==> flow/design.v <==
`timescale 1ns/100ps
`default_nettype none
module PB_controller (
	input logic Clock_50,
	input logic Resetn,
	input logic [3:0] PB_signal,
	output logic [3:0] PB_pushed
);
logic [15:0] clock_1kHz_div_count;
logic clock_1kHz, clock_1kHz_buf;
logic [9:0] debounce_shift_reg [3:0];
logic [3:0] push_button_status;
logic [3:0] push_button_status_buf;
always_ff @ (posedge Clock_50 or negedge Resetn) begin
	if (Resetn == 1'b0) begin
		clock_1kHz_div_count <= 16'h0000;
	end else begin
		if (clock_1kHz_div_count < 'd24999) begin
			clock_1kHz_div_count <= clock_1kHz_div_count + 16'd1;
		end else 
			clock_1kHz_div_count <= 16'h0000;		
	end
end
always_ff @ (posedge Clock_50 or negedge Resetn) begin
	if (Resetn == 1'b0) begin
		clock_1kHz <= 1'b1;
	end else begin
		if (clock_1kHz_div_count == 'd0) clock_1kHz <= ~clock_1kHz;
	end
end
always_ff @ (posedge Clock_50 or negedge Resetn) begin
	if (Resetn == 1'b0) begin
		clock_1kHz_buf <= 1'b1;	
	end else begin
		clock_1kHz_buf <= clock_1kHz;
	end
end
always_ff @ (posedge Clock_50 or negedge Resetn) begin
	if (Resetn == 1'b0) begin
		debounce_shift_reg[0] <= 8'd0;
		debounce_shift_reg[1] <= 8'd0;
		debounce_shift_reg[2] <= 8'd0;
		debounce_shift_reg[3] <= 8'd0;						
	end else begin
		if (clock_1kHz_buf == 1'b0 && clock_1kHz == 1'b1) begin
			debounce_shift_reg[0] <= {debounce_shift_reg[0][8:0], ~PB_signal[0]};
			debounce_shift_reg[1] <= {debounce_shift_reg[1][8:0], ~PB_signal[1]};
			debounce_shift_reg[2] <= {debounce_shift_reg[2][8:0], ~PB_signal[2]};
			debounce_shift_reg[3] <= {debounce_shift_reg[3][8:0], ~PB_signal[3]};
		end
	end
end
always_ff @ (posedge Clock_50 or negedge Resetn) begin
	if (Resetn == 1'b0) begin
		push_button_status <= 4'h0;
		push_button_status_buf <= 4'h0;
	end else begin
		push_button_status[0] <= |debounce_shift_reg[0];
		push_button_status[1] <= |debounce_shift_reg[1];
		push_button_status[2] <= |debounce_shift_reg[2];
		push_button_status[3] <= |debounce_shift_reg[3];						
		push_button_status_buf <= push_button_status;
	end
end
assign PB_pushed = push_button_status & (~push_button_status_buf | 4'b0000); 
endmodule
Reports on PB_controller
What the tools print for PB_controller, step after step.
Line numbers count from 1 in the design file above.
Operators: Yosys type, input widths -> output width; for muxes data width and select width s.
Library cell names are shortened.
Not given: n/a
Design
  design top: PB_controller
  clock: Clock_50
  library: sky130hd
  corner: tt_025C_1v80

Elaborated design
Yosys after proc, flatten, opt, wreduce and memory -nomap, before mapping. Enables and synchronous resets that opt folds into registers are not counted as muxes. Print and check cells are not counted. Equal cells are merged and count once.
Word-level totals
  cells after elaboration: 26
  flip-flop bits (word level): 66
Cells by class
  bitwise operators: 8
  magnitude comparators: 1
  reduce/logical cells: 6
  multiplexer cells: 1
  add/sub/neg operators: 1
Operators with widths (number)
  $reduce_or 10->1: 4
  $add 16x1->16 const B: 1
  $lt 16x15->1 const B: 1
  $logic_not 16->1: 1
  $mux 16: 1
  $not 1->1: 6
  $and 4x4->4: 1
  $not 4->4: 1
  $logic_and 1x1->1: 1

Longest topological paths
Depth = most cells in a row (Yosys ltp): at word level without a register or memory, in the mapped netlist without a sequential cell, where the memories' decode and read muxes count.
Logic depth
  depth after elaboration: 2
  ABC_AREA: 0
  gate-level depth with buffers: 7
  depth with buffers taken out: 5

Mapped cells and area
Yosys stat after the flow's synthesis: flattened, memories mapped to cells. It holds for the ABC_AREA given above (unset counts as 0); a run with the other value may have another netlist.
Synthesis totals
  mapped flip-flops: 66
  mapped area: 2720.1 um^2
  cell count: 205
  area of sequential cells: 1654.1 um^2
  buffer cells: 7
Cells by type (number)
  dfrtp_1: 64
  mux2_2: 36
  xnor2_1: 11
  nor2_4: 8
  nor4_1: 11
  dfstp_2: 2
  nor2_1: 13
  nand3_1: 9
  nand2_1: 9
  ha_1: 2
  nor2b_1: 4
  inv_1: 6
  nor3_1: 4
  o21ai_0: 4
  xor2_1: 2
  buf_2: 3
  buf_8: 1
  nand4_1: 2
Not listed: further types 12, cells in them 14.

Timing after synthesis
OpenSTA on the mapped netlist: ideal clock, no wires. The path of least setup slack (recovery checks aside). Input and output delay are each 20% of the period. Register names are those of the netlist, which keeps one name where synthesis merged equal registers.
Timing path after synthesis
  kind: flip-flop to flip-flop
  start point: reg clock_1kHz_div_count[0]
  end point: reg clock_1kHz_div_count[12]
  stages on the path: 8
  data required time: 1.591 ns
  path delay: 1.658 ns
  clock period: 1.66 ns
  path slack: 0.002 ns
  path buffers: 2
  arrival time: 1.589 ns
  synthesis period reached: 1.658 ns
"path delay" is the arrival time less input delay plus setup time.
"stages on the path": output pins that drive a net of the path, with the launching flip-flop's if there is one; two outputs of one cell count as two.
"synthesis period reached" = period - worst setup slack (recovery checks aside). The figure is calculated, with input and output delays left at 20% of the set period.
The rows between start and end are the longest chain of elaborated cells between them; the timing report does not say that the signal goes this way. Where chains are equally long, one stands for them.
A line is the first line of the expression or statement that the cell stems from. Yosys adds cells for indexed reads and writes and turns some case tables into memories.
A register here has more assigning lines than the two given.
On the way, after synthesis
  path through: dfrtp_1 > ha_1 > nand2_1 > a2111oi_0 > or3_1 > buf_6 > buf_8 > nor2_4
  length of the longest elaborated chain: 2
  elaborated cells between the ends (all ways): 3
  classes of those cells: 1 x add/sub; 1 x compare; 1 x mux
Ends and longest elaborated chain, after synthesis
  start, declared: line 9  | logic [15:0] clock_1kHz_div_count;
  start, assigned: line 16  | clock_1kHz_div_count <= 16'h0000;
  start, assigned: line 19  | clock_1kHz_div_count <= clock_1kHz_div_count + 16'd1;
  $add 16x1->16: line 19
  $mux 16: line 18  | if (clock_1kHz_div_count < 'd24999) begin
  end, assigned: line 16
  end, assigned: line 19
  end, declared: line 9

Path in the finished layout
Path of least setup slack in the final report of stored run 1 (OpenROAD, finished layout, wires in). Where an end is a register, its clock arrival counts in the times.
Timing path after layout
  kind: flip-flop to flip-flop
  start point: reg clock_1kHz_div_count[12]
  end point: reg clock_1kHz_div_count[5]
  stages on the path: 6
  path slack: 0.05 ns
  arrival time: 1.84 ns
  data required time: 1.90 ns
  path buffers: 1
  clock period: 1.63 ns
The rows between start and end are the longest chain of elaborated cells between them; the timing report does not say that the signal goes this way. Where chains are equally long, one stands for them.
A register here has more assigning lines than the two given.
On the way, after layout
  path through: dfrtp_1 > nor4_4 > nor2_1 > or3_4 > buf_4 > nor2_1
  length of the longest elaborated chain: 2
  elaborated cells between the ends (all ways): 2
  classes of those cells: 1 x compare; 1 x mux
Ends and longest elaborated chain, after layout
  start, declared: line 9  | logic [15:0] clock_1kHz_div_count;
  start, assigned: line 16  | clock_1kHz_div_count <= 16'h0000;
  start, assigned: line 19  | clock_1kHz_div_count <= clock_1kHz_div_count + 16'd1;
  $lt 16x15->1: line 18  | if (clock_1kHz_div_count < 'd24999) begin
  $mux 16: line 18
  end, assigned: line 16
  end, assigned: line 19
  end, declared: line 9

Top module PB_controller; platform sky130hd; tools Yosys and OpenROAD; 2 stored runs in no particular order. Input and output delays are each 20% of the period that was set; the output load is 0.01 pF.
"worst setup path time (ns)" is the time allowed to the run's worst setup path (the clock period less input and output delay, where it has them) less its slack. Clock arrival times count: a late capture clock shortens it, a late launch clock lengthens it.

Flow files of stored run 1
==> flow/run.sh <==
#!/bin/bash
# the make line also repeats the synthesis and layout settings of config.mk as NAME=value (left out here)
make -C /OpenROAD-flow-scripts/flow DESIGN_CONFIG=/design/flow/config.mk WORK_HOME=/design/flow/orfs CLKGATE_MAP_FILE= finish
==> flow/config.mk <==
export PLATFORM = sky130hd
export DESIGN_NAME = PB_controller
export DESIGN_NICKNAME = PB_controller
export VERILOG_FILES = /design/flow/design.v
export SDC_FILE = /design/flow/constraint.sdc
export NUM_CORES = 4
export LEC_CHECK = 0
export CAP_MARGIN = 20
export CELL_PAD_IN_SITES_DETAIL_PLACEMENT = 0
export CORE_MARGIN = 2
export CORE_UTILIZATION = 42
export CTS_CLUSTER_DIAMETER = 279
export CTS_CLUSTER_SIZE = 98
export PLACE_DENSITY_LB_ADDON = 0.15
export SLEW_MARGIN = 20
export TNS_END_PERCENT = 55
==> flow/constraint.sdc <==
create_clock -name core_clock -period 1.63 [get_ports {Clock_50}]
set_input_delay 0.3260 -clock core_clock [delete_from_list [all_inputs] [get_ports {Clock_50}]]
set_output_delay 0.3260 -clock core_clock [all_outputs]
set_load 0.01 [all_outputs]

report of stored run 1
yosys chip area after synthesis (um^2): 2720.1
finish__design__die__area: 7136.0
finish__design__instance__utilization: 0.5305
finish__timing__setup__ws: 0.052
finish__timing__setup__tns: 0.000
finish__timing__hold__ws: 0.360
worst setup path time (ns): 1.58
worst setup path kind: flip-flop to flip-flop

Flow files of stored run 2
==> flow/run.sh <==
#!/bin/bash
# the make line also repeats the synthesis and layout settings of config.mk as NAME=value (left out here)
make -C /OpenROAD-flow-scripts/flow DESIGN_CONFIG=/design/flow/config.mk WORK_HOME=/design/flow/orfs CLKGATE_MAP_FILE= finish
==> flow/config.mk <==
export PLATFORM = sky130hd
export DESIGN_NAME = PB_controller
export DESIGN_NICKNAME = PB_controller
export VERILOG_FILES = /design/flow/design.v
export SDC_FILE = /design/flow/constraint.sdc
export NUM_CORES = 4
export LEC_CHECK = 0
export CAP_MARGIN = 20
export CELL_PAD_IN_SITES_DETAIL_PLACEMENT = 0
export CORE_MARGIN = 3
export CORE_UTILIZATION = 17
export CTS_CLUSTER_DIAMETER = 297
export CTS_CLUSTER_SIZE = 64
export GPL_ROUTABILITY_DRIVEN = 1
export HOLD_SLACK_MARGIN = 0.22
export MIN_ROUTING_LAYER = met2
export PLACE_DENSITY = 0.37
export SETUP_SLACK_MARGIN = 0.01
export SLEW_MARGIN = 30
==> flow/constraint.sdc <==
create_clock -name core_clock -period 2.75 [get_ports {Clock_50}]
set_input_delay 0.5500 -clock core_clock [delete_from_list [all_inputs] [get_ports {Clock_50}]]
set_output_delay 0.5500 -clock core_clock [all_outputs]
set_load 0.01 [all_outputs]

report of stored run 2
yosys chip area after synthesis (um^2): 2720.1
finish__design__die__area: 17554.9
finish__design__instance__utilization: 0.2158
finish__timing__setup__ws: 0.707
finish__timing__setup__tns: 0.000
finish__timing__hold__ws: 0.254
worst setup path time (ns): 2.04
worst setup path kind: flip-flop to flip-flop
